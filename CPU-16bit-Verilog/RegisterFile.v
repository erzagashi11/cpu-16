==> flow/design.v <==
`timescale 1ns / 1ps
module RegisterFile(
  input wire[1:0] RS,
  input wire[1:0] RT,
  input wire[1:0] RD,
  input wire[15:0] WriteData,
  output wire [15:0] ReadRS,
  output wire [15:0] ReadRT,
  input wire RegWrite,
  input wire Clock
);
  reg [15:0] Registers [3:0]; 
  integer i;
  initial
  begin
    for(i=0;i<4;i=i+1)
    begin
      Registers[i]<=16'd0;
  end
 end
  always @(posedge Clock)
    begin
      if(RegWrite) Registers[RD] <= WriteData;
      end
      assign ReadRS = Registers[RS];
      assign ReadRT = Registers[RT];
      endmodule
* From RTL to reports: RegisterFile
Tool output for the design above, in the order of the flow.
Line numbers count from 1 in the design file above.
Operators carry their Yosys type and port widths (W data, S select, Z words).
Cell names lack the library's common part.
Not given: --
- Top module :: RegisterFile
- Clock port :: Clock
- Standard-cell library :: sky130hd
- Library corner :: tt_025C_1v80

* Word level
Source: Yosys, flattened and elaborated, memories not mapped. Widths are those after wreduce; folded enables and synchronous resets count as part of the registers. Registers that Yosys merges into a memory's read port (data or address) are not register bits. Print and check cells do not count. Equal cells are merged and count once.
Yosys's memory passes give these memory sizes; they may raise the number of words (mostly to a power of two), join words into wider ones and drop unused or constant bits.
- Input bits :: 24
- Memories :: 1
- Flip-flop bits (word level) :: 0
- Cells after elaboration :: 4
- Output and inout port bits :: 32
- Memory bits (writable) :: 64
- Muxes and demuxes :: 3
** Memory list
- Registers :: words 4, bits a word 16, read ports 2, write ports 1, RTL line 12 : reg [15:0] Registers [3:0];
** Operators by type and width (number)
- $mux W16 :: 1
- $mux W2 :: 1
- $mux W1 :: 1

* Logic depth
Yosys ltp: most cells in a row. Word level: on the elaborated netlist, between registers, memories and ports. Mapped: between sequential cells and ports; inverters and the memories' decode and read muxes count.
- Depth in word-level cells :: 1
- ABC_AREA :: 0
- Mapped depth :: 3
- Mapped depth without buffers :: 1

* Synthesis result
The flow's flattened synthesis, as Yosys stat reports it; memories are mapped. The netlist is that of the ABC_AREA named above (0 if unset); the other value can give another one.
Totals and module areas in this step are rounded.
** Cell types
- edfxtp_1 :: number 64, total area 1.92E+03 um^2
- mux4_2 :: number 20, total area 450.432 um^2
- mux4_1 :: number 12, total area 315.302 um^2
- buf_12 :: number 2, total area 40.038 um^2
- buf_6 :: number 2, total area 22.522 um^2
- buf_2 :: number 4, total area 20.019 um^2
- and3b_1 :: number 2, total area 17.517 um^2
- nor3b_1 :: number 1, total area 7.507 um^2
- and3_1 :: number 1, total area 6.256 um^2
- Buffers :: 8
- Mapped cells :: 108
- Sequential area :: 1920 um^2
- Mapped flip-flops :: 64
- Synthesis area :: 2800 um^2

* Timing after synthesis
Path of least setup slack by OpenSTA after synthesis, without wires, with an ideal clock, recovery checks aside; 20% of the period is set as input and as output delay. Where synthesis merged equal registers, the netlist keeps one of their names.
- Path type :: input port to flip-flop
- Start point :: in RD[0]
- End point :: mem Registers[0][0]
- Arrival time :: 1.917 ns
- Library setup time :: 0.413 ns
- Launch time at the first pin :: 0.664 ns
- Path delay :: 1.666 ns
- Stages :: 1
- Input delay :: 0.664 ns
- Path buffers :: 0
- Setup slack :: 0.990 ns
- Data required time :: 2.907 ns
- Clock period :: 3.32 ns
- Synthesis period reached :: 2.33 ns
"path delay" = arrival - input delay + setup time.
"stages": output pins that drive a net of the path, with the launching flip-flop's if there is one; two outputs of one cell count as two.
"synthesis period reached" = period - worst setup slack (recovery checks aside). The figure is calculated, with input and output delays left at 20% of the set period.
Between the ends stands the longest chain of elaborated cells between them, by number of cells; it is not shown to be the way that was timed. Of several equally long chains one is given.
Each line given opens the expression or statement behind the cell; cells for indexed reads and writes are added by Yosys, which also makes memories of some case tables.
- Path through :: nor3b_1
- Cells in the longest elaborated chain :: 1
- Elaborated cells on any way between the ends :: 1
- Source lines of those cells :: 1
- Those cells by class :: 1 x mux
** Ends and longest elaborated chain, after synthesis
- start: declaration :: RTL line 5 : input wire[1:0] RD,
- $mux W2 :: RTL line 23 : if(RegWrite) Registers[RD] <= WriteData;
- end: declaration :: RTL line 12 : reg [15:0] Registers [3:0];

* Path in the finished layout
Path of least setup slack in the final report of run A (OpenROAD, finished layout, wires in). Where an end is a register, its clock arrival counts in the times.
- Path type :: input port to output port
- Start point :: in RS[0]
- End point :: out ReadRS[7]
- Path buffers :: 3
- External output delay :: 0.52 ns
- Setup slack :: 0.04 ns
- Launch time at the first pin :: 0.52 ns
- Stages :: 4
- Data required time :: 2.10 ns
- Arrival time :: 2.06 ns
- Input delay :: 0.52 ns
- Clock period :: 2.62 ns
Between the ends stands the longest chain of elaborated cells between them, by number of cells; it is not shown to be the way that was timed. Of several equally long chains one is given.
A memory read counts as a cell of the chain, while the word-level depth stops at memories.
- Path through :: clkdlybuf4s15_2 > bufbuf_16 > mux4_2 > clkdlybuf4s50_1
- Cells in the longest elaborated chain :: 1
- Elaborated cells on any way between the ends :: 1
- Source lines of those cells :: 1
- Those cells by class :: 1 x memory
** Ends and longest elaborated chain, post-layout
- start: declaration :: RTL line 3 : input wire[1:0] RS,
- $mem_v2 Z4 W16 :: RTL line 12 : reg [15:0] Registers [3:0];
- end: declaration :: RTL line 7 : output wire [15:0] ReadRS,

# Flow runs of RegisterFile

Design RegisterFile on sky130hd. What follows are 2 stored runs of the flow, each under its own settings; their order means nothing. The constraints put input and output delay at 20% of the set period each and load the outputs with 0.01 pF.
"period reached" is the run's clock period less its worst setup slack. It is reckoned from that one timing run; input and output delays stay at 20% of the period that was set.
"worst setup path time" = time allowed to the worst setup path (clock period - input delay - output delay, where it has them) - its slack; a late launch clock adds to it, a late capture clock takes from it.
"power consumption" rests on the timing tool's default activity at the inputs, not on a simulated workload.
Measured values are rounded.

* Run A
** Files
==> flow/run.sh <==
#!/bin/bash
# the make line also repeats the synthesis and layout settings of config.mk as NAME=value (left out here)
make -C /OpenROAD-flow-scripts/flow DESIGN_CONFIG=/design/flow/config.mk WORK_HOME=/design/flow/orfs CLKGATE_MAP_FILE= finish
==> flow/config.mk <==
export PLATFORM = sky130hd
export DESIGN_NAME = RegisterFile
export DESIGN_NICKNAME = RegisterFile
export VERILOG_FILES = /design/flow/design.v
export SDC_FILE = /design/flow/constraint.sdc
export NUM_CORES = 4
export LEC_CHECK = 0
export CAP_MARGIN = 20
export CORE_MARGIN = 2
export CORE_UTILIZATION = 40
export SLEW_MARGIN = 20
==> flow/constraint.sdc <==
create_clock -name core_clock -period 2.62 [get_ports {Clock}]
set_input_delay 0.5240 -clock core_clock [delete_from_list [all_inputs] [get_ports {Clock}]]
set_output_delay 0.5240 -clock core_clock [all_outputs]
set_load 0.01 [all_outputs]
** Results
- Chip area after synthesis (Yosys) :: 2,800 um^2
- Die footprint :: 7,690 um^2
- Standard-cell area of the final layout :: 3,850 um^2
- Final utilization :: 56.7%
- Lowest setup slack :: 0.040 ns
- Total negative slack on setup checks :: 0.000 ns
- Worst hold slack in the final report :: 0.822 ns
- Power consumption :: 2.63 mW
- Period reached :: 2.580 ns
- Worst setup path time :: 1.53 ns
- Critical path type :: input port to output port

* Run B
** Files
==> flow/run.sh <==
#!/bin/bash
# the make line also repeats the synthesis and layout settings of config.mk as NAME=value (left out here)
make -C /OpenROAD-flow-scripts/flow DESIGN_CONFIG=/design/flow/config.mk WORK_HOME=/design/flow/orfs CLKGATE_MAP_FILE= finish
==> flow/config.mk <==
export PLATFORM = sky130hd
export DESIGN_NAME = RegisterFile
export DESIGN_NICKNAME = RegisterFile
export VERILOG_FILES = /design/flow/design.v
export SDC_FILE = /design/flow/constraint.sdc
export NUM_CORES = 4
export LEC_CHECK = 0
export CAP_MARGIN = 20
export CELL_PAD_IN_SITES_GLOBAL_PLACEMENT = 1
export CORE_ASPECT_RATIO = 0.72
export CORE_MARGIN = 2
export CORE_UTILIZATION = 71
export GPL_ROUTABILITY_DRIVEN = 0
export MAX_ROUTING_LAYER = met4
export PLACE_DENSITY = 0.88
export SETUP_SLACK_MARGIN = 0.25
export SLEW_MARGIN = 20
export TNS_END_PERCENT = 50
==> flow/constraint.sdc <==
create_clock -name core_clock -period 1.69 [get_ports {Clock}]
set_input_delay 0.3380 -clock core_clock [delete_from_list [all_inputs] [get_ports {Clock}]]
set_output_delay 0.3380 -clock core_clock [all_outputs]
set_load 0.01 [all_outputs]
** Results
No results, placement failed with GPL-0301.
